==> flow/design.v <==
`timescale 1ns/1ps
module FIFO_ASYN
#(
	parameter DATA_WIDTH = 32,
	parameter DATA_DEPTH = 4,
	parameter DATA_ADDR  = 2
)
(
	input CLK_WR,
	input RST_WR,
	input WR_EN, RD_EN,
	input [DATA_WIDTH-1:0] WR_DATA,
	output [DATA_WIDTH-1:0] RD_DATA,
	output EMPTY,FULL
);
reg [DATA_WIDTH-1:0] data_out;
wire empty_out,full_out;
assign RD_DATA = data_out;
assign EMPTY = empty_out;
assign FULL = full_out;
reg [DATA_WIDTH-1:0] reg_fifo [DATA_DEPTH-1:0];
reg [DATA_ADDR:0] WR_ADDR,RD_ADDR;   
integer i;
always @ (posedge CLK_WR or negedge RST_WR)
begin
	if(!RST_WR) begin
		for(i=0;i<DATA_DEPTH;i=i+1)
			reg_fifo[i] <= 0;
        WR_ADDR <= 0;
		RD_ADDR <= 0;
		data_out <= 0;
	end
	else begin
		if(!full_out && WR_EN) begin
			reg_fifo[WR_ADDR[DATA_ADDR-1 : 0]] <= WR_DATA;
			WR_ADDR <= WR_ADDR + 1;
		end
		else begin
			WR_ADDR<=WR_ADDR;
		end
		if(!empty_out && RD_EN) begin
			data_out <= reg_fifo[RD_ADDR[DATA_ADDR-1 : 0]];
			RD_ADDR <= RD_ADDR + 1;
		end
		else begin
			RD_ADDR <= RD_ADDR;
		end
	end
end
wire [DATA_ADDR:0] WR_ADDR_GRAY,RD_ADDR_GRAY;
assign WR_ADDR_GRAY = (WR_ADDR >> 1) ^ WR_ADDR;
assign RD_ADDR_GRAY = (RD_ADDR >> 1) ^ RD_ADDR;
reg [DATA_ADDR:0] WR_ADDR_GRAY_SYNC,RD_ADDR_GRAY_SYNC;
reg [DATA_ADDR:0] WR_ADDR_GRAY_SYNC_R,RD_ADDR_GRAY_SYNC_R;
always @ (posedge CLK_WR or negedge RST_WR)
begin
	if(!RST_WR) begin
		RD_ADDR_GRAY_SYNC   <= 0;
        WR_ADDR_GRAY_SYNC   <= 0;
	end
	else begin
		RD_ADDR_GRAY_SYNC   <= RD_ADDR_GRAY;
		WR_ADDR_GRAY_SYNC   <= WR_ADDR_GRAY;
	end
end
assign empty_out = (RD_ADDR_GRAY[DATA_ADDR : 0] == WR_ADDR_GRAY_SYNC[DATA_ADDR : 0])? 1:0;
assign full_out = (WR_ADDR_GRAY[DATA_ADDR : 0] == {~RD_ADDR_GRAY_SYNC[DATA_ADDR : DATA_ADDR-1] , RD_ADDR_GRAY_SYNC[DATA_ADDR-2:0]})? 1:0;
endmodule
module outputFIFO #(
    parameter DATA_IN_WIDTH = 36,
    parameter DATA_OUT_WIDTH = 32,
    parameter DATA_IN_ADDR = 16,
    parameter DATA_OUT_ADDR = 2,
    parameter ADDR_IN_WIDTH = 14,
    parameter REG_DATA_WIDTH = 32,
    parameter REG_DEPTH = 4,
    parameter REG_ADDR = 2,
    parameter ADDR_CIM_IN_WIDTH = 8,
    parameter DATA_IN_CIM_WIDTH = 512,
    parameter DATA_DEPTH = 4,
    parameter DATA_ADDR = 2
)
(
    input CLK,
    input [1:0]RD_EN,
    input WR_EN,
    input rst_n,
    input [63:0]qin,
    output [31:0]RD_DATA,
    output full,
    output empty
);
wire [31:0]RD_DATA_0,RD_DATA_1;
wire full_0,full_1;
wire empty_0,empty_1;
assign full = full_0 | full_1;
assign empty = empty_0 | empty_1;
FIFO_ASYN
#(
    .DATA_WIDTH(32),
    .DATA_DEPTH(DATA_DEPTH),
    .DATA_ADDR(DATA_ADDR)
)
FIFO_0
(
	.CLK_WR(CLK), 
	.RST_WR(rst_n), 
	.WR_EN(WR_EN), 
    .RD_EN(RD_EN[0]),
	.WR_DATA(qin[31:0]),
	.RD_DATA(RD_DATA_0),
	.EMPTY(empty_0),
    .FULL(full_0)
);
FIFO_ASYN
#(
    .DATA_WIDTH(32), 
    .DATA_DEPTH(DATA_DEPTH),	
    .DATA_ADDR(DATA_ADDR)
)
FIFO_1
(
	.CLK_WR(CLK), 
	.RST_WR(rst_n), 
	.WR_EN(WR_EN), 
    .RD_EN(RD_EN[1]),
	.WR_DATA(qin[63:32]),
	.RD_DATA(RD_DATA_1),
	.EMPTY(empty_1),
    .FULL(full_1)
);
assign RD_DATA = ({32{RD_EN[0]}} & RD_DATA_0) | ({32{RD_EN[1]}} & RD_DATA_1);
endmodule
Step by step through the tools: outputFIFO
The steps from the RTL of outputFIFO to its reports follow in flow order.
Lines are those of the file above, counted from 1.
Operators carry their Yosys type and port widths (W data, S select, Z words).
The mark - stands for no value.
- top module: outputFIFO
- clock input: CLK
- standard-cell library: sky130hd
- library corner: tt_025C_1v80

After elaboration
Counts by Yosys on the flattened word-level netlist (proc, flatten, opt, wreduce). Print and check cells are left out. Cells with the same type and inputs are merged into one.
- noted elaborated cells: 75
- noted word width x clocked read ports: 0
- RAM bits at 0
- noted bits in read-only memories: 0
- bits of input ports at 69
- memories kept: 0
- output and inout bits: 34
- register bits: 344
- latch bits: 0
- div/mod/pow operators: 0
- multiply operators at 0
- shift operators at 0
- noted $add $sub $neg: 4
- mux-type cells: 6
- bitwise operators at 11
- reductions and logical operators at 20
- noted $lt $le $gt $ge: 0
- noted equality and inequality tests: 16
- operator list (kind ; number):
    $pmux W32 S4 ; 2
    $and A32 B32 Y32 ; 2
    $or A32 B32 Y32 ; 1
    $eq A2 B2 Y1 const B ; 8
    $reduce_and A2 Y1 ; 8
    $xor A2 B3 Y3 ; 4
    $add A3 B1 Y3 const B ; 4
    $eq A3 B3 Y1 ; 4
    $eq A2 B1 Y1 const B ; 4
    $logic_not A2 Y1 ; 4
    $logic_and A1 B1 Y1 ; 4
    $logic_not A1 Y1 ; 4
    $not A2 Y2 ; 2
    $mux W1 ; 4
    $or A1 B1 Y1 ; 2

Logic depth
Depth = most cells in a row (Yosys ltp): at word level without a register or memory, in the mapped netlist without a sequential cell, where the memories' decode and read muxes count.
- noted word-level depth: 6
- noted ABC_AREA: 1
- depth in mapped cells: 11

Synthesis result
The flow's flattened synthesis, as Yosys stat reports it; memories are mapped. The netlist is that of the ABC_AREA named above (0 if unset); the other value can give another one.
The area totals of this step are shown rounded.
- cells by type (type ; number ; area in all (um^2)):
    sky130_fd_sc_hd__dfrtp_1 ; 344 ; 8.61E+03
    sky130_fd_sc_hd__nand2_1 ; 1086 ; 4076.41
    sky130_fd_sc_hd__nand4_1 ; 258 ; 1.61E+03
    sky130_fd_sc_hd__nand3_1 ; 144 ; 720.691
    sky130_fd_sc_hd__clkbuf_1 ; 80 ; 300.288
    sky130_fd_sc_hd__a22o_1 ; 32 ; 280.269
    sky130_fd_sc_hd__buf_2 ; 53 ; 265.254
    sky130_fd_sc_hd__ha_1 ; 16 ; 200.192
    sky130_fd_sc_hd__buf_6 ; 17 ; 191.434
    sky130_fd_sc_hd__nand3_2 ; 10 ; 100.096
    sky130_fd_sc_hd__buf_4 ; 10 ; 75.072
    sky130_fd_sc_hd__inv_1 ; 20 ; 75.072
    sky130_fd_sc_hd__buf_1 ; 16 ; 60.058
    sky130_fd_sc_hd__xnor2_1 ; 4 ; 35.034
    sky130_fd_sc_hd__nand2_2 ; 3 ; 18.768
    sky130_fd_sc_hd__xor2_1 ; 2 ; 17.517
    sky130_fd_sc_hd__inv_2 ; 4 ; 15.014
    sky130_fd_sc_hd__nand2_4 ; 1 ; 11.261
Not listed: further types 4, cells in them 6.
- sequential part of the area at 8608 um^2
- buffers at 178
- mapped flip-flops: 344
- cell count at 2106
- mapped area: 16690 um^2

Timing after synthesis
Source: OpenSTA report_checks on the synthesized netlist (no wires, ideal clock, input and output delay 20% of the period each), path of least setup slack; recovery checks are left aside. Register names are those of the netlist, which keeps one name where synthesis merged equal registers.
- kind: flip-flop to output port
- from: register FIFO_1.WR_ADDR[1]
- to: output port full
- clock period at 3530 ps
- time at the first pin at 0 ps
- output delay at 706 ps
- arrival time at 1500 ps
- stages on the path: 11
- delay of the path at 1500 ps
- path slack at 1324 ps
- period reached after synthesis: 2206 ps
"delay of the path" = arrival - input delay + setup time.
A path that ends at an output port has no setup time.
"stages on the path": output pins that drive a net of the path, with the launching flip-flop's if there is one; two outputs of one cell count as two.
"period reached after synthesis" = period - worst setup slack (recovery checks aside). The figure is calculated, with input and output delays left at 20% of the set period.
Between the ends stands the longest chain of elaborated cells between them, by number of cells; it is not shown to be the way that was timed. Of several equally long chains one is given.
Each line given opens the expression or statement behind the cell; cells for indexed reads and writes are added by Yosys, which also makes memories of some case tables.
At most two assigning lines are given for a register; there are more.
- path through: sky130_fd_sc_hd__dfrtp_1 sky130_fd_sc_hd__inv_2 sky130_fd_sc_hd__ha_1 sky130_fd_sc_hd__inv_1 sky130_fd_sc_hd__nand2_1 sky130_fd_sc_hd__nand2_1 sky130_fd_sc_hd__nor2_2 sky130_fd_sc_hd__nand2_4 sky130_fd_sc_hd__buf_6 sky130_fd_sc_hd__buf_6 sky130_fd_sc_hd__nand2_1
- length of the longest elaborated chain at 4
- elaborated cells between the ends (all ways) at 4
- source lines of those cells at 3
- those cells by class: 1 x eq/ne; 1 x mux; 2 x logic
- ends and longest elaborated chain, after synthesis (element ; RTL line ; text):
    start, declared ; 22 ; reg [DATA_ADDR:0] WR_ADDR,RD_ADDR;
    start, assigned ; 29 ; WR_ADDR <= 0;
    start, assigned ; 36 ; WR_ADDR <= WR_ADDR + 1;
    $xor A2 B3 Y3 ; 51 ; assign WR_ADDR_GRAY = (WR_ADDR >> 1) ^ WR_ADDR;
    $eq A3 B3 Y1 ; 67 ; assign full_out = (WR_ADDR_GRAY[DATA_ADDR : 0] == {~RD_ADDR_GRAY_SYNC[DATA_ADDR : DATA_ADDR-1] , RD_ADDR_GRAY_ ...
    $mux W1 ; 67 ;
    $or A1 B1 Y1 ; 96 ; assign full = full_0 | full_1;
    end, declared ; 90 ; output full,

Path in the finished layout
From the final timing report of flow run 1: the path of least setup slack in the routed layout; clock arrival at registers is part of the times.
The path's times are printed in steps of 10 ps; the period is the one set.
- kind: flip-flop to output port
- from: register FIFO_1.RD_ADDR[1]
- to: output port empty
- time at the first pin at 590 ps
- clock period at 3560 ps
- stages on the path: 7
- path slack at 390 ps
- output delay at 710 ps
- arrival time at 2460 ps
Between the ends stands the longest chain of elaborated cells between them, by number of cells; it is not shown to be the way that was timed. Of several equally long chains one is given.
At most two assigning lines are given for a register; there are more.
- path through: sky130_fd_sc_hd__dfrtp_2 sky130_fd_sc_hd__inv_1 sky130_fd_sc_hd__ha_1 sky130_fd_sc_hd__xnor2_1 sky130_fd_sc_hd__nand3_2 sky130_fd_sc_hd__nand2_1 sky130_fd_sc_hd__dlygate4sd2_1
- length of the longest elaborated chain at 4
- elaborated cells between the ends (all ways) at 4
- source lines of those cells at 3
- those cells by class: 1 x eq/ne; 1 x mux; 2 x logic
- ends and longest elaborated chain, post-layout (element ; RTL line ; text):
    start, declared ; 22 ; reg [DATA_ADDR:0] WR_ADDR,RD_ADDR;
    start, assigned ; 30 ; RD_ADDR <= 0;
    start, assigned ; 43 ; RD_ADDR <= RD_ADDR + 1;
    $xor A2 B3 Y3 ; 52 ; assign RD_ADDR_GRAY = (RD_ADDR >> 1) ^ RD_ADDR;
    $eq A3 B3 Y1 ; 66 ; assign empty_out = (RD_ADDR_GRAY[DATA_ADDR : 0] == WR_ADDR_GRAY_SYNC[DATA_ADDR : 0])? 1:0;
    $mux W1 ; 66 ;
    $or A1 B1 Y1 ; 97 ; assign empty = empty_0 | empty_1;
    end, declared ; 91 ; output empty

Hand-over note for outputFIFO

Stored flow runs of outputFIFO (2 of them; Yosys, OpenROAD, sky130hd). They differ in their settings and are not a sequence. Constraints: input delay and output delay 20% of the set period each, output load 0.01 pF.
"clock period reached" means the clock period less the worst setup slack. The figure is calculated, with input and output delays left at 20% of the set period.
By "allowed time less slack (worst setup path)" is meant the share of the clock period that the worst setup path is allowed (20% is reserved at inputs, 20% at outputs), minus its slack. Clock arrival times at its registers enter into it.
"power consumption" is the tool's figure for a default switching activity; nothing was simulated.
"allowed time less slack (worst setup path)" is given in steps of 10 ps.
Measured values are rounded.

Flow run 1
Settings were period_ns = 3.56; CORE_UTILIZATION = 37; SETUP_SLACK_MARGIN = 0.27; PLACE_DENSITY = 0.7; CORE_ASPECT_RATIO = 0.75; CELL_PAD_IN_SITES_DETAIL_PLACEMENT = 2; ABC_AREA = 1; GPL_TIMING_DRIVEN = 1; CTS_CLUSTER_SIZE = 55; CAP_MARGIN = 20; CORE_MARGIN = 2; SLEW_MARGIN = 20
- total die area at 46850 um^2
- total negative slack on setup checks: 0 ps
- allowed time less slack (worst setup path): 2460 ps
- worst path kind: flip-flop to output port
- cell area after synthesis: 16690 um^2
- noted the worst setup slack after layout: 388 ps
- power consumption at 0.0213 W
- clock period reached at 3172 ps
- noted the utilization after layout: 43.2%
- standard-cell area after routing: 19280 um^2

Flow run 2
Settings were period_ns = 1.62; CORE_UTILIZATION = 58; PLACE_DENSITY = 0.75; CORE_ASPECT_RATIO = 0.93; MAX_ROUTING_LAYER = met5; CAP_MARGIN = 20; CORE_MARGIN = 2; SLEW_MARGIN = 20
- total die area at 27950 um^2
- total negative slack on setup checks: -154900 ps
- allowed time less slack (worst setup path): 1940 ps
- worst path kind: flip-flop to output port
- cell area after synthesis: 15440 um^2
- noted the worst setup slack after layout: -644 ps
- power consumption at 0.05661 W
- clock period reached at 2264 ps
- noted the utilization after layout: 84.9%
- standard-cell area after routing: 22220 um^2

End of note.
